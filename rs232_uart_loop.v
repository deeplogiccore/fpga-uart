==> flow/design.v <==
module rs232_uart_loop#(
                parameter           BAUD = 9600,
                parameter           CLK_FRE  = 50_000_000
)(
                input       clk,
                input       rst_n,
                input       rx,
                output      tx
);
wire  [7:0]     data;
wire            data_flag;
uart_rx #(
                .BAUD       (9600),
                .CLK_FRE    (50_000_000)
)uart_rx_u(
                .clk        (clk) ,
                .rst_n      (rst_n) ,
                .rx         (rx) ,
                .data       (data) ,
                .data_flag  (data_flag)
);
uart_tx #(
                .BAUD (9600),
                .CLK_FRE (50_000_000)
)uart_tx_u(
                .clk         (clk),
                .rst_n       (rst_n),
                .data        (data),
                .data_flag   (data_flag),
                .tx          (tx)
);
endmodule
module uart_rx
#(
    parameter           BAUD = 9600,
    parameter           CLK_FRE  = 50_000_000
)(
    input               clk         ,
    input               rst_n       ,
    input               rx          ,
    output  [7:0]       data        ,
    output              data_flag
);
localparam              BAUD_CNT_MAX = CLK_FRE/BAUD;
reg                     rx_reg1,rx_reg2,rx_reg3;
reg                     start_flag,work_en;
reg [31:0]              baud_cnt;
reg [4:0]               bit_cnt;
reg [7:0]               rx_data;
reg [7:0]               data_reg;
reg                     rx_done;
always @(posedge clk or negedge rst_n ) begin
    if(!rst_n)  begin
        rx_reg1 <= 1'b1;
        rx_reg2 <= 1'b1;
        rx_reg3 <= 1'b1;
    end
    else begin
        rx_reg1 <= rx;
        rx_reg2 <= rx_reg1;
        rx_reg3 <= rx_reg2;
    end
end
always @(posedge clk or negedge rst_n) begin
    if(!rst_n)          start_flag <= 1'b0;
    else if((rx_reg2==1'b0)&&(rx_reg3==1'b1)&&(work_en == 1'b0))                   
                        start_flag <= 1'b1;
    else    
                        start_flag <= 1'b0;
end
always @(posedge clk or negedge rst_n) begin
    if(!rst_n)          work_en <= 1'b0;
    else if(start_flag) work_en <= 1'b1;
    else if((baud_cnt == BAUD_CNT_MAX -1'b1) && (bit_cnt == 4'd8))           
                        work_en <= 1'b0;
    else                work_en <= work_en ;
end
always @(posedge clk or negedge rst_n) begin
    if(!rst_n)          baud_cnt <= 32'd0;
    else if(work_en == 1'b1)
            if((baud_cnt == BAUD_CNT_MAX -1'b1))
                        baud_cnt <= 32'd0;
            else
                        baud_cnt <= baud_cnt+1'b1;        
    else    
                        baud_cnt <= 32'd0;
end
always @(posedge clk or negedge rst_n) begin
     if(!rst_n)         bit_cnt <= 4'd0;
     else if (work_en <= 1'b0)
                        bit_cnt <= 4'd0;
     else if (baud_cnt == BAUD_CNT_MAX -1'b1)
                        bit_cnt <= bit_cnt + 1'b1;
     else    
                        bit_cnt <= bit_cnt;    
end
always @(posedge clk or negedge rst_n) begin
     if(!rst_n)         rx_data <= 8'd0;
     else if (work_en && baud_cnt == BAUD_CNT_MAX/2) begin
            case(bit_cnt)
                0: rx_data <= rx_data;
                1: rx_data[0] <= rx;
                2: rx_data[1] <= rx;                
                3: rx_data[2] <= rx;
                4: rx_data[3] <= rx;  
                5: rx_data[4] <= rx;
                6: rx_data[5] <= rx;                
                7: rx_data[6] <= rx;
                8: rx_data[7] <= rx;
            default :rx_data <= rx_data;
            endcase
     end
end
always @(posedge clk or negedge rst_n) begin
     if(!rst_n)             rx_done  <= 1'b0;
     else if((baud_cnt == BAUD_CNT_MAX -1'b1) && (bit_cnt == 4'd8))
                            rx_done  <= 1'b1;
    else                    rx_done  <= 1'b0;
end
always @(posedge clk or negedge rst_n) begin
     if(!rst_n)             data_reg<=8'd0;
     else if((baud_cnt == BAUD_CNT_MAX -1'b1) && (bit_cnt == 4'd8))  
                            data_reg<=rx_data;
     else                   data_reg<=data_reg;
end
assign  data = data_reg;
assign  data_flag = rx_done;
endmodule
module uart_tx
#(
    parameter           BAUD = 9600,
    parameter           CLK_FRE  = 50_000_000
)(
    input               clk         ,
    input               rst_n       ,
    input  [7:0]        data        ,
    input               data_flag   ,
    output              tx          
);
localparam              BAUD_CNT_MAX = CLK_FRE/BAUD;
reg [31:0]              baud_cnt;
reg [4:0]               bit_cnt;
reg                     work_en; 
reg                     tx_reg;  
reg [7:0]   data_reg;
reg  data_flag_reg1,data_flag_reg2;
wire    data_flag_edge;
always @(posedge clk or negedge rst_n) begin
    if(!rst_n)   begin
        data_flag_reg1 <= 'd0;  
        data_flag_reg2 <= 'd0;
    end else  begin 
        data_flag_reg1 <= data_flag;
        data_flag_reg2 <= data_flag_reg1;
    end
end
assign data_flag_edge = (data_flag_reg2==1'b1)&&(data_flag_reg1==1'b0);
always @(posedge clk or negedge rst_n) begin
    if(!rst_n)              data_reg <= 'd0;
    else if(data_flag_edge)      data_reg <= data;     
    else                    data_reg <= data_reg;
end
always @(posedge clk or negedge rst_n) begin
    if(!rst_n)              work_en <= 'b0;
    else if(data_flag_edge)      work_en <= 'b1;
    else if(baud_cnt==BAUD_CNT_MAX-1 && bit_cnt==4'd9)
                            work_en <= 'b0;
    else                    work_en <= work_en;
end
always @(posedge clk or negedge rst_n) begin
    if(!rst_n)              baud_cnt <= 'd0;
    else if(work_en==1'b0||baud_cnt==BAUD_CNT_MAX-1)
                            baud_cnt <= 'd0;
    else                    baud_cnt <= baud_cnt+1'b1;
end
always @(posedge clk or negedge rst_n) begin
    if(!rst_n)              bit_cnt <= 'd0;
    else if(work_en == 'b0) bit_cnt <= 'd0;
    else if(baud_cnt==BAUD_CNT_MAX-1)
                            bit_cnt <= bit_cnt +1'b1;
    else                    bit_cnt <= bit_cnt;
end
always @(posedge clk or negedge rst_n) begin
    if(!rst_n)              tx_reg <= 1'b1;
    else begin
        case(bit_cnt)
        0   :   tx_reg <= 1'b0;
        1   :   tx_reg <= data_reg[0];
        2   :   tx_reg <= data_reg[1];
        3   :   tx_reg <= data_reg[2];
        4   :   tx_reg <= data_reg[3];
        5   :   tx_reg <= data_reg[4];
        6   :   tx_reg <= data_reg[5];
        7   :   tx_reg <= data_reg[6];
        8   :   tx_reg <= data_reg[7];  
        9   :   tx_reg <= 1'b1;   
        default:tx_reg <= 1'b1;    
        endcase
    end
end
assign      tx = tx_reg;
endmodule
# From RTL to reports: rs232_uart_loop
# The steps from the RTL of rs232_uart_loop to its reports follow in flow order.
# Line numbers count from 1 in the design file above.
# Cell names lack the library's common part.
setup:
  top: "rs232_uart_loop"
  clock_port: "clk"
  library: "sky130hd"
  pvt_corner: "tt_025C_1v80"

# After elaboration
# Counts by Yosys on the flattened word-level netlist (proc, flatten, opt, wreduce; memories kept). Register bits leave out memories and registers merged into their read ports (data or address). Print and check cells are left out.
bits:
  regBits: 108
  input_bits: 3
classes:
  addsub: 4
  compare: 1
  equal: 22
  n_mux: 14
  logic: 4
  reduce_logical: 19
op_table:
  columns: ["operator", "count"]
  rows:
  - ["two-way mux 32 bit", 3]
  - ["adder 32 x 1 -> 32 bit with constant B", 2]
  - ["equality test 32 x 13 -> 1 bit with constant B", 2]
  - ["equality test 5 x 3 -> 1 bit with constant B", 8]
  - ["equality test 32 x 12 -> 1 bit with constant B", 1]
  - ["equality test 5 x 2 -> 1 bit with constant B", 4]
  - ["equality test 5 x 4 -> 1 bit with constant B", 4]
  - ["two-way mux 5 bit", 4]
  - ["AND reduction 2 bit", 8]
  - ["adder 5 x 1 -> 5 bit with constant B", 2]
  - ["equality test 5 x 1 -> 1 bit with constant B", 2]
  - ["parallel mux 1 bit (select 9 bit)", 1]
  - ["logical AND 1 bit", 6]
  - ["nonzero test 2 bit", 3]
  - ["two-way mux 1 bit", 6]
  - ["zero test 5 bit", 1]
  - ["inverter 1 bit", 4]
  - ["!= test 2 bit with constant B", 1]
  - ["<= comparator 1 bit with constant B", 1]
  - ["logical OR 1 bit", 1]

# Logic depth
# Longest topological path by Yosys (ltp), each cell counted once; first at word level (registers and memories cut), then after technology mapping (sequential cells cut; the memories' decode and read muxes count).
depth:
  ltp_word: 4
  abc_area: 0
  mapped_depth: 7
  ltp_nobuf: 6

# After synthesis
# Source: synth_stat.txt of the flow (Yosys; design flattened, memories mapped). It holds for the ABC_AREA given above (unset counts as 0); a run with the other value may have another netlist.
# The area totals of this step are shown rounded.
synth_totals:
  stdcells: 536
  mapped_area_um2: 5480
  flip_flops: 108
by_type:
  columns: ["type", "count", "type_area_um2"]
  rows:
  - ["dfrtp_1", 104, 2.6E+03]
  - ["mux2_2", 24, 270.259]
  - ["a21oi_1", 37, 185.178]
  - ["nand4_1", 28, 175.168]
  - ["xnor2_1", 20, 175.168]
  - ["or4_1", 20, 150.144]
  - ["nor2_1", 39, 146.39]
  - ["nand3_1", 29, 145.139]
  - ["ha_1", 11, 137.632]
  - ["o31ai_1", 16, 120.115]
  - ["o21ai_0", 22, 110.106]
  - ["dfstp_2", 4, 105.101]
  - ["or3_1", 16, 100.096]
  - ["nor4_1", 14, 87.584]
  - ["and4_1", 9, 78.826]
  - ["nand2_1", 21, 78.826]
  - ["inv_1", 20, 75.072]
  - ["xor2_1", 8, 70.067]
# Not listed: further types 26, cells in them 94.
# The figures by module come from a second, unflattened synthesis with its own total; it is not the netlist above.
hier_totals:
  hier_cells: 567
  area_unflattened_um2: 5690
# Rows give one instance, submodules left out.
by_module:
  columns: ["mod", "n_inst", "n_cells", "area_um2", "mod_seq_area_um2"]
  rows:
  - ["uart_rx", 1, 290, 3020, 1480]
  - ["uart_tx", 1, 277, 2680, 1230]
  - ["rs232_uart_loop", 1, 0, 0.0, 0.0]

# Timing after synthesis
# OpenSTA on the mapped netlist: ideal clock, no wires. The path of least setup slack (recovery checks aside). Input and output delay are each 20% of the period. Register names are those of the netlist, which keeps one name where synthesis merged equal registers.
synth_timing:
  path_type: "reg2reg"
  startpoint: "register uart_tx_u.baud_cnt[0]"
  endpoint: "register uart_tx_u.baud_cnt[2]"
  period_ps: 4210
  t_first_pin_ps: 0
  arrival_ps: 1871
  required_ps: 4078
  path_slack_ps: 2208
  path_delay_ps: 2003
  path_stages: 7
  n_path_buf: 1
  period_less_setup_slack_ps: 2002
# "path_delay_ps" is the arrival time less input delay plus setup time.
# "path_stages" counts driving pins, that of a launching flip-flop among them; a cell with two outputs on the path counts twice.
# "period_less_setup_slack_ps" is the clock period less the worst setup slack; recovery checks do not enter. This is arithmetic on one report: input and output delays are still those of the set period (20% each).
# Between the ends stands the longest chain of elaborated cells between them, by number of cells; it is not shown to be the way that was timed. Of several equally long chains one is given.
# A line is the first line of the expression or statement that the cell stems from. Yosys adds cells for indexed reads and writes and turns some case tables into memories.
# At most two assigning lines are given for a register; there are more.
synth_between:
  path_cell_list: "dfrtp_1 ha_1 nor4bb_1 nand4_1 o21ai_1 clkbuf_1 nor2_1"
  elab_chain_cells: 3
synth_rtl:
  columns: ["element", "line_no", "source"]
  rows:
  - ["start, declared", 141, "reg [31:0]              baud_cnt;"]
  - ["start, assigned", 171, "if(!rst_n)              baud_cnt <= 'd0;"]
  - ["start, assigned", 174, "else                    baud_cnt <= baud_cnt+1'b1;"]
  - ["equality test 32 x 13 -> 1 bit", 172, "else if(work_en==1'b0||baud_cnt==BAUD_CNT_MAX-1)"]
  - ["logical OR 1 bit", 172, null]
  - ["two-way mux 32 bit", 172, null]
  - ["end, assigned", 171, null]
  - ["end, assigned", 174, null]
  - ["end, declared", 141, null]

# Path in the finished layout
# From the final timing report of run 2: the path of least setup slack in the routed layout; clock arrival at registers is part of the times.
# The report prints the path's times to 10 ps; the period is as set.
layout_timing:
  path_type: "reg2reg"
  startpoint: "register uart_rx_u.baud_cnt[1]"
  endpoint: "register uart_rx_u.baud_cnt[28]"
  period_ps: 2170
  t_first_pin_ps: 360
  arrival_ps: 2360
  required_ps: 2460
  path_slack_ps: 100
  path_stages: 6
  n_path_buf: 0
# Between the ends stands the longest chain of elaborated cells between them, by number of cells; it is not shown to be the way that was timed. Of several equally long chains one is given.
# At most two assigning lines are given for a register; there are more.
layout_between:
  path_cell_list: "dfrtp_1 ha_1 nand4_1 or4_4 or4_1 a21oi_1"
  elab_chain_cells: 3
layout_rtl:
  columns: ["element", "line_no", "source"]
  rows:
  - ["start, declared", 47, "reg [31:0]              baud_cnt;"]
  - ["start, assigned", 79, "if(!rst_n)          baud_cnt <= 32'd0;"]
  - ["start, assigned", 84, "baud_cnt <= baud_cnt+1'b1;"]
  - ["adder 32 x 1 -> 32 bit", 84, null]
  - ["two-way mux 32 bit", 81, "if((baud_cnt == BAUD_CNT_MAX -1'b1))"]
  - ["two-way mux 32 bit", 80, "else if(work_en == 1'b1)"]
  - ["end, assigned", 79, null]
  - ["end, assigned", 84, null]
  - ["end, declared", 47, null]

# Flow runs of rs232_uart_loop

rs232_uart_loop through Yosys and OpenROAD on sky130hd: 2 stored runs, unordered, with their settings and measured results. The constraints put input and output delay at 20% of the set period each and load the outputs with 0.01 pF.
By "achieved_period_ps" is meant the clock period of the run minus its worst setup slack. This is arithmetic on one report: input and output delays are still those of the set period (20% each).
By "timing.worst_path_ps" is meant the share of the clock period that the worst setup path is allowed (20% is reserved at inputs, 20% at outputs), minus its slack. Clock arrival times at its registers enter into it.
"final_power_uw" rests on the timing tool's default activity at the inputs, not on a simulated workload.
"timing.worst_path_ps" is given in steps of 10 ps.
The measured numbers are rounded.

--- run 1 ---
==> flow/run.sh <==
#!/bin/bash
# the make line also repeats the synthesis and layout settings of config.mk as NAME=value (left out here)
make -C /OpenROAD-flow-scripts/flow DESIGN_CONFIG=/design/flow/config.mk WORK_HOME=/design/flow/orfs CLKGATE_MAP_FILE= finish
==> flow/config.mk <==
export PLATFORM = sky130hd
export DESIGN_NAME = rs232_uart_loop
export DESIGN_NICKNAME = rs232_uart_loop
export VERILOG_FILES = /design/flow/design.v
export SDC_FILE = /design/flow/constraint.sdc
export NUM_CORES = 4
export LEC_CHECK = 0
export CAP_MARGIN = 25
export CORE_ASPECT_RATIO = 0.83
export CORE_MARGIN = 2
export CORE_UTILIZATION = 70
export CTS_CLUSTER_SIZE = 11
export GPL_TIMING_DRIVEN = 0
export PLACE_DENSITY_LB_ADDON = 0.0
export SETUP_SLACK_MARGIN = 0.43
export SLEW_MARGIN = 20
==> flow/constraint.sdc <==
create_clock -name core_clock -period 2.08 [get_ports {clk}]
set_input_delay 0.4160 -clock core_clock [delete_from_list [all_inputs] [get_ports {clk}]]
set_output_delay 0.4160 -clock core_clock [all_outputs]
set_load 0.01 [all_outputs]

==> results, as YAML <==
outcome: "did not finish, routing stopped with DPL-0038"

--- run 2 ---
==> flow/run.sh <==
#!/bin/bash
# the make line also repeats the synthesis and layout settings of config.mk as NAME=value (left out here)
make -C /OpenROAD-flow-scripts/flow DESIGN_CONFIG=/design/flow/config.mk WORK_HOME=/design/flow/orfs CLKGATE_MAP_FILE= finish
==> flow/config.mk <==
export PLATFORM = sky130hd
export DESIGN_NAME = rs232_uart_loop
export DESIGN_NICKNAME = rs232_uart_loop
export VERILOG_FILES = /design/flow/design.v
export SDC_FILE = /design/flow/constraint.sdc
export NUM_CORES = 4
export LEC_CHECK = 0
export CAP_MARGIN = 30
export CELL_PAD_IN_SITES_GLOBAL_PLACEMENT = 1
export CORE_MARGIN = 2
export CORE_UTILIZATION = 60
export GPL_ROUTABILITY_DRIVEN = 0
export GPL_TIMING_DRIVEN = 1
export PLACE_DENSITY = 0.59
export SLEW_MARGIN = 20
==> flow/constraint.sdc <==
create_clock -name core_clock -period 2.17 [get_ports {clk}]
set_input_delay 0.4340 -clock core_clock [delete_from_list [all_inputs] [get_ports {clk}]]
set_output_delay 0.4340 -clock core_clock [all_outputs]
set_load 0.01 [all_outputs]

==> results, as YAML <==
results:
  final_setup_tns_ps: 0
  final_power_uw: 3810
  timing.worst_path_ps: 2070
  timing.worst_path_kind: "reg2reg"
  total_die_area_um2: 9920
  timing.setup.ws_ps: 98
  synthesis_area_um2: 5480
  post_route_stdcell_area_um2: 6070
  achieved_period_ps: 2072
  finish.utilization_frac: 0.689
